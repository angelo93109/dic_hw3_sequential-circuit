==> flow/design.v <==
module Convolution_without_pipeline(
    clk,
    rst_n,
	in_valid,
	In_IFM_1,
	In_IFM_2,
	In_IFM_3,
	In_IFM_4,
	In_IFM_5,
	In_IFM_6,
	In_IFM_7,
	In_IFM_8,
	In_IFM_9,
	In_Weight_1,
	In_Weight_2,
	In_Weight_3,
	In_Weight_4,
    In_Weight_5,
	In_Weight_6,
	In_Weight_7,
	In_Weight_8,
	In_Weight_9,
    out_valid, 
	Out_OFM
    );
input clk, rst_n;
input in_valid;
input[7:0]In_IFM_1;
input[7:0]In_IFM_2;
input[7:0]In_IFM_3;
input[7:0]In_IFM_4;
input[7:0]In_IFM_5;
input[7:0]In_IFM_6;
input[7:0]In_IFM_7;
input[7:0]In_IFM_8;
input[7:0]In_IFM_9;
input[7:0]In_Weight_1;
input[7:0]In_Weight_2;
input[7:0]In_Weight_3;
input[7:0]In_Weight_4;
input[7:0]In_Weight_5;
input[7:0]In_Weight_6;
input[7:0]In_Weight_7;
input[7:0]In_Weight_8;
input[7:0]In_Weight_9;
output reg out_valid;
output reg [20:0]Out_OFM;
parameter IDLE       = 2'd0;
parameter IN         = 2'd1;
parameter Cal        = 2'd2;
parameter Out        = 2'd3;
reg [1:0]cstate;
reg [1:0]nstate;
reg [7:0]In_1;
reg [7:0]In_2;
reg [7:0]In_3;
reg [7:0]In_4;
reg [7:0]In_5;
reg [7:0]In_6;
reg [7:0]In_7;
reg [7:0]In_8;
reg [7:0]In_9;
reg [7:0]weigts1;
reg [7:0]weigts2;
reg [7:0]weigts3;
reg [7:0]weigts4;
reg [7:0]weigts5;
reg [7:0]weigts6;
reg [7:0]weigts7;
reg [7:0]weigts8;
reg [7:0]weigts9;
wire [20:0]Adder;
always@(posedge clk or negedge rst_n)
begin
	if(!rst_n)
		cstate <= IDLE;
	else 
		cstate <= nstate;
end
always@(*)
begin
	case(cstate)
		IDLE:  
			if(in_valid==1)   
				nstate = IN;      
			else
				nstate = cstate;
		IN:
			nstate = Cal;
		Cal:  
			nstate = Out;         
		Out: 	                           
			nstate = IDLE;
		default
			nstate = cstate;
	endcase
end
always@(posedge clk or negedge rst_n)   
begin
	if(!rst_n)
		begin
			In_1 <= 8'd0;
			In_2 <= 8'd0;
			In_3 <= 8'd0;
			In_4 <= 8'd0;
			In_5 <= 8'd0;
			In_6 <= 8'd0;
			In_7 <= 8'd0;
			In_8 <= 8'd0;
			In_9 <= 8'd0;
		end
	else if(in_valid == 1)
		begin
			In_1 <= In_IFM_1;
			In_2 <= In_IFM_2;	
			In_3 <= In_IFM_3;	
			In_4 <= In_IFM_4;
			In_5 <= In_IFM_5;
			In_6 <= In_IFM_6;	
			In_7 <= In_IFM_7;	
			In_8 <= In_IFM_8;	
			In_9 <= In_IFM_9;
		end	
	else if(cstate == IDLE)
		begin
			In_1 <= 8'd0;
			In_2 <= 8'd0;
			In_3 <= 8'd0;
			In_4 <= 8'd0;
			In_5 <= 8'd0;
			In_6 <= 8'd0;
			In_7 <= 8'd0;
			In_8 <= 8'd0;
			In_9 <= 8'd0;
		end
	else
		begin
			In_1 <= In_1;
			In_2 <= In_2;
			In_3 <= In_3;
			In_4 <= In_4;
			In_5 <= In_5;
			In_6 <= In_6;
			In_7 <= In_7;
			In_8 <= In_8;
			In_9 <= In_9;
		end
end
always@(posedge clk or negedge rst_n)   
begin
	if(!rst_n)
		begin
			weigts1 <= 8'd0;
			weigts2 <= 8'd0;
			weigts3 <= 8'd0;
			weigts4 <= 8'd0;
			weigts5 <= 8'd0;
			weigts6 <= 8'd0;
			weigts7 <= 8'd0;
			weigts8 <= 8'd0;
			weigts9 <= 8'd0;
		end
	else if(in_valid == 1)
		begin
			weigts1 <= In_Weight_1;
			weigts2 <= In_Weight_2;	
			weigts3 <= In_Weight_3;	
			weigts4 <= In_Weight_4;
			weigts5 <= In_Weight_5;
			weigts6 <= In_Weight_6;	
			weigts7 <= In_Weight_7;	
			weigts8 <= In_Weight_8;
			weigts9 <= In_Weight_9;
		end
	else if(cstate == IDLE)
		begin
			weigts1 <= 8'd0;
			weigts2 <= 8'd0;
			weigts3 <= 8'd0;
			weigts4 <= 8'd0;
			weigts5 <= 8'd0;
			weigts6 <= 8'd0;
			weigts7 <= 8'd0;
			weigts8 <= 8'd0;
			weigts9 <= 8'd0;
		end	
	else
		begin
			weigts1 <= weigts1;
			weigts2 <= weigts2;
			weigts3 <= weigts3;
			weigts4 <= weigts4;
			weigts5 <= weigts5;
			weigts6 <= weigts6;
			weigts7 <= weigts7;
			weigts8 <= weigts8;
			weigts9 <= weigts9;
		end
end
assign Adder = (In_1 * weigts1) +  (In_2 * weigts2)+  (In_3 * weigts3)+  (In_4 * weigts4)+  (In_5 * weigts5)+  (In_6 * weigts6)+  (In_7 * weigts7)+  (In_8 * weigts8)+  (In_9 * weigts9);
always@(posedge clk or negedge rst_n)
begin
	if(!rst_n)
		Out_OFM <= 21'd0;
	else if(cstate == Out)
		Out_OFM <= Adder;
	else 
		Out_OFM <= 21'd0;
end
always@(posedge clk or negedge rst_n)
begin
	if(!rst_n)
		out_valid <= 1'd0;
	else if(cstate == Out)
		out_valid <= 1'd1;
	else 
		out_valid <= 1'd0;
end
endmodule
---- Tool chain data of Convolution_without_pipeline ----
What the tools print for Convolution_without_pipeline, step after step.
Lines are those of the file above, counted from 1.
A cell with n/a has no value.
inputs
  design top .............................. Convolution_without_pipeline
  clock port .............................. clk
  cell library ............................ sky130hd
  corner .................................. tt_025C_1v80

---- Elaborated design ----
Counts by Yosys on the flattened word-level netlist (proc, flatten, opt, wreduce; memories kept). Register bits leave out memories and registers merged into their read ports (data or address). Print and check cells are left out. Cells with the same type and inputs are merged into one.
bit counts
  cells after elaboration ................. 67
  register bits ........................... 168
  bits of input ports ..................... 147
  output and inout port bits .............. 22
cells by class
  eq/ne operators ......................... 4
  add/sub/neg operators ................... 8
  multiplexer cells ....................... 23
  multiply operators ...................... 9
  reductions and logical operators ........ 2
operators by type and width
  operator                                                                count
  8-bit by 8-bit multiplier with 16-bit output                            9
  8-bit two-way mux                                                       19
  21-bit by 16-bit adder with 21-bit output                               3
  20-bit by 16-bit adder with 21-bit output                               1
  21-bit two-way mux                                                      1
  19-bit by 16-bit adder with 20-bit output                               1
  18-bit by 16-bit adder with 19-bit output                               1
  17-bit by 16-bit adder with 18-bit output                               1
  16-bit by 16-bit adder with 17-bit output                               1
  2-bit case mux with 4-bit select                                        1
  2-bit equality test (second input constant)                             2
  2-bit by 1-bit equality test with 1-bit output (second input constant)  1
  2-bit inequality test (second input constant)                           1
  2-bit logical NOT                                                       1
  2-bit nonzero test                                                      1
  2-bit two-way mux                                                       1
  1-bit two-way mux                                                       1

---- Depth ----
Longest topological path by Yosys (ltp), each cell counted once; first at word level (registers and memories cut), then after technology mapping (sequential cells cut; the memories' decode and read muxes count).
logic depth
  depth after elaboration ................. 10
  ABC_AREA ................................ 0
  depth in mapped cells ................... 28
  gate-level depth less buffers ........... 27

---- Netlist ----
Yosys stat after the flow's synthesis: flattened, memories mapped to cells. It holds for the ABC_AREA given above (unset counts as 0); a run with the other value may have another netlist.
The area totals of this step are shown rounded.
cells by type
  cell type                  count  area in all (um^2)
  sky130_fd_sc_hd__fa_1      543    1.09E+04
  sky130_fd_sc_hd__dfrtp_1   169    4.23E+03
  sky130_fd_sc_hd__ha_1      258    3.23E+03
  sky130_fd_sc_hd__inv_1     666    2.5E+03
  sky130_fd_sc_hd__and2_1    398    2.49E+03
  sky130_fd_sc_hd__nand2_1   494    1.85E+03
  sky130_fd_sc_hd__o21ai_0   152    760.73
  sky130_fd_sc_hd__clkbuf_1  77     289.027
  sky130_fd_sc_hd__mux2i_1   6      60.058
  sky130_fd_sc_hd__a21oi_1   11     55.053
  sky130_fd_sc_hd__a21o_1    7      52.55
  sky130_fd_sc_hd__o21a_1    5      37.536
  sky130_fd_sc_hd__xnor2_1   4      35.034
  sky130_fd_sc_hd__xor2_1    4      35.034
  sky130_fd_sc_hd__nand2b_1  5      31.28
  sky130_fd_sc_hd__buf_1     7      26.275
  sky130_fd_sc_hd__dfstp_2   1      26.275
  sky130_fd_sc_hd__a211oi_1  3      22.522
Not listed: further types 20, cells in them 34.
mapped netlist
  standard cells after synthesis .......... 2844
  buffers ................................. 88
  sequential part of the area ............. 4255 um^2
  flip-flop cells ......................... 170
  mapped area ............................. 26850 um^2

---- Timing after synthesis ----
OpenSTA on the mapped netlist: ideal clock, no wires. The path of least setup slack (recovery checks aside). Input and output delay are each 20% of the period. Register names are those of the netlist, which keeps one name where synthesis merged equal registers.
path after synthesis
  path kind ............................... flip-flop to flip-flop
  start ................................... register In_9[5]
  end ..................................... register Out_OFM[17]
  path buffers ............................ 2
  delay of the path ....................... 7227 ps
  slack ................................... 702 ps
  stages .................................. 26
  data required time ...................... 7851 ps
  clock period ............................ 7930 ps
  time at the first pin ................... 0 ps
  arrival time ............................ 7148 ps
  library setup time ...................... 79 ps
  synthesis period reached ................ 7228 ps
"delay of the path" = arrival - input delay + setup time.
"stages": output pins that drive a net of the path, with the launching flip-flop's if there is one; two outputs of one cell count as two.
"synthesis period reached" is the clock period less the worst setup slack; recovery checks do not enter. This is arithmetic on one report: input and output delays are still those of the set period (20% each).
The rows between start and end are the longest chain of elaborated cells between them; the timing report does not say that the signal goes this way. Where chains are equally long, one stands for them.
Each line given opens the expression or statement behind the cell; cells for indexed reads and writes are added by Yosys, which also makes memories of some case tables.
At most two assigning lines are given for a register; there are more.
on the way, after synthesis
  path through ............................ sky130_fd_sc_hd__dfrtp_1 -> sky130_fd_sc_hd__clkbuf_1 -> sky130_fd_sc_hd__and2_1 -> sky130_fd_sc_hd__fa_1 -> sky130_fd_sc_hd__inv_1 -> sky130_fd_sc_hd__fa_1 -> sky130_fd_sc_hd__inv_1 -> sky130_fd_sc_hd__fa_1 -> sky130_fd_sc_hd__fa_1 -> sky130_fd_sc_hd__fa_1 -> sky130_fd_sc_hd__inv_1 -> sky130_fd_sc_hd__fa_1 -> sky130_fd_sc_hd__inv_1 -> sky130_fd_sc_hd__fa_1 -> sky130_fd_sc_hd__fa_1 -> sky130_fd_sc_hd__fa_1 -> sky130_fd_sc_hd__inv_1 -> sky130_fd_sc_hd__fa_1 -> sky130_fd_sc_hd__inv_1 -> sky130_fd_sc_hd__ha_1 -> sky130_fd_sc_hd__buf_2 -> sky130_fd_sc_hd__a21oi_1 -> sky130_fd_sc_hd__o211ai_1 -> sky130_fd_sc_hd__a41o_2 -> sky130_fd_sc_hd__a41oi_1 -> sky130_fd_sc_hd__mux2i_1
  cells in the longest elaborated chain ... 3
  elaborated cells on any way between the ends .. 3
  RTL lines with such cells ............... 2
  those cells by class .................... 1 x add/sub; 1 x mul; 1 x mux
RTL lines, path after synthesis
  element                                       RTL line  text
  from (decl)                                   62        reg [7:0]In_9;
  from (assign)                                 122       In_9 <= In_IFM_9;
  from (assign)                                 146       In_9 <= In_9;
  8-bit by 8-bit multiplier with 16-bit output  200       assign Adder = (In_1 * weigts1) +  (In_2 * weigts2)+  (In_3 * weigts3)+  (In_4 * weigts4)+  (In_5 * weigts5)+ ...
  21-bit by 16-bit adder with 21-bit output     200
  21-bit two-way mux                            205       else if(cstate == Out)
  to (assign)                                   204       Out_OFM <= 21'd0;
  to (assign)                                   206       Out_OFM <= Adder;
  to (decl)                                     47        output reg [20:0]Out_OFM;

---- Timing after layout ----
Path of least setup slack in the final report of stored run 1 (OpenROAD, finished layout, wires in). Where an end is a register, its clock arrival counts in the times.
The report prints the path's times to 10 ps; the period is as set.
path after layout
  path kind ............................... flip-flop to flip-flop
  start ................................... register In_8[1]
  end ..................................... register Out_OFM[13]
  slack ................................... 1420 ps
  arrival time ............................ 8160 ps
  time at the first pin ................... 500 ps
  clock period ............................ 9170 ps
  stages .................................. 24
  data required time ...................... 9580 ps
  library setup time ...................... 80 ps
  path buffers ............................ 0
The rows between start and end are the longest chain of elaborated cells between them; the timing report does not say that the signal goes this way. Where chains are equally long, one stands for them.
At most two assigning lines are given for a register; there are more.
on the way, after layout
  path through ............................ sky130_fd_sc_hd__dfrtp_1 -> sky130_fd_sc_hd__and2_1 -> sky130_fd_sc_hd__fa_1 -> sky130_fd_sc_hd__fa_1 -> sky130_fd_sc_hd__inv_1 -> sky130_fd_sc_hd__fa_1 -> sky130_fd_sc_hd__inv_1 -> sky130_fd_sc_hd__fa_1 -> sky130_fd_sc_hd__inv_1 -> sky130_fd_sc_hd__fa_1 -> sky130_fd_sc_hd__fa_1 -> sky130_fd_sc_hd__inv_1 -> sky130_fd_sc_hd__fa_1 -> sky130_fd_sc_hd__inv_1 -> sky130_fd_sc_hd__fa_1 -> sky130_fd_sc_hd__inv_1 -> sky130_fd_sc_hd__fa_1 -> sky130_fd_sc_hd__fa_1 -> sky130_fd_sc_hd__ha_1 -> sky130_fd_sc_hd__o21ai_0 -> sky130_fd_sc_hd__o211ai_1 -> sky130_fd_sc_hd__nand2_1 -> sky130_fd_sc_hd__o21ai_0 -> sky130_fd_sc_hd__mux2i_1
  cells in the longest elaborated chain ... 4
  elaborated cells on any way between the ends .. 4
  RTL lines with such cells ............... 2
  those cells by class .................... 2 x add/sub; 1 x mul; 1 x mux
RTL lines, path after layout
  element                                       RTL line  text
  from (decl)                                   61        reg [7:0]In_8;
  from (assign)                                 121       In_8 <= In_IFM_8;
  from (assign)                                 145       In_8 <= In_8;
  8-bit by 8-bit multiplier with 16-bit output  200       assign Adder = (In_1 * weigts1) +  (In_2 * weigts2)+  (In_3 * weigts3)+  (In_4 * weigts4)+  (In_5 * weigts5)+ ...
  21-bit by 16-bit adder with 21-bit output x2  200
  21-bit two-way mux                            205       else if(cstate == Out)
  to (assign)                                   204       Out_OFM <= 21'd0;
  to (assign)                                   206       Out_OFM <= Adder;
  to (decl)                                     47        output reg [20:0]Out_OFM;

# Flow runs of Convolution_without_pipeline

2 stored runs of Convolution_without_pipeline in the flow (synthesis by Yosys, layout by OpenROAD, sky130hd cells), in arbitrary order. Constraints: input delay and output delay 20% of the set period each, output load 0.01 pF.
"achieved period" is the run's clock period less its worst setup slack. It is reckoned from that one timing run; input and output delays stay at 20% of the period that was set.
"allowed time less slack (worst setup path)" is the time allowed to the run's worst setup path (the clock period less input and output delay, where it has them) less its slack. Clock arrival times count: a late capture clock shortens it, a late launch clock lengthens it.
"allowed time less slack (worst setup path)" is known to 10 ps.
The results are shown rounded.

---- stored run 1 ----
settings
  period_ns = 9.17
  CORE_UTILIZATION = 64
  SETUP_SLACK_MARGIN = 0.25
  PLACE_DENSITY_LB_ADDON = 0.07
  HOLD_SLACK_MARGIN = 0.21
  CORE_MARGIN = 6
  TNS_END_PERCENT = 5
  CTS_CLUSTER_SIZE = 97
  CTS_CLUSTER_DIAMETER = 198
  CAP_MARGIN = 10
  MAX_ROUTING_LAYER = met4
  SLEW_MARGIN = 20
results
  total negative slack on setup checks .... 0 ps
  area inside the die boundary ............ 47010 um^2
  achieved period ......................... 7750 ps
  utilization in the final report ......... 71.7 %
  smallest setup slack .................... 1420 ps
  synthesized cell area ................... 26850 um^2
  allowed time less slack (worst setup path) .. 7750 ps
  worst path kind ......................... flip-flop to flip-flop
  standard-cell area of the final layout .. 29480 um^2
  final worst hold slack .................. 350 ps

---- stored run 2 ----
settings
  period_ns = 6.18
  CORE_UTILIZATION = 60
  SETUP_SLACK_MARGIN = 1.08
  PLACE_DENSITY_LB_ADDON = 0.01
  CELL_PAD_IN_SITES_GLOBAL_PLACEMENT = 0
  CELL_PAD_IN_SITES_DETAIL_PLACEMENT = 0
  GPL_ROUTABILITY_DRIVEN = 1
  CAP_MARGIN = 20
  CORE_MARGIN = 2
  SLEW_MARGIN = 20
results
  total negative slack on setup checks .... -16790 ps
  standard-cell area of the final layout .. 32510 um^2
  allowed time less slack (worst setup path) .. 7340 ps
  worst path kind ......................... flip-flop to flip-flop
  utilization in the final report ......... 73.5 %
  smallest setup slack .................... -1160 ps
  area inside the die boundary ............ 46450 um^2
  synthesized cell area ................... 26850 um^2
  final worst hold slack .................. 367 ps
  achieved period ......................... 7340 ps
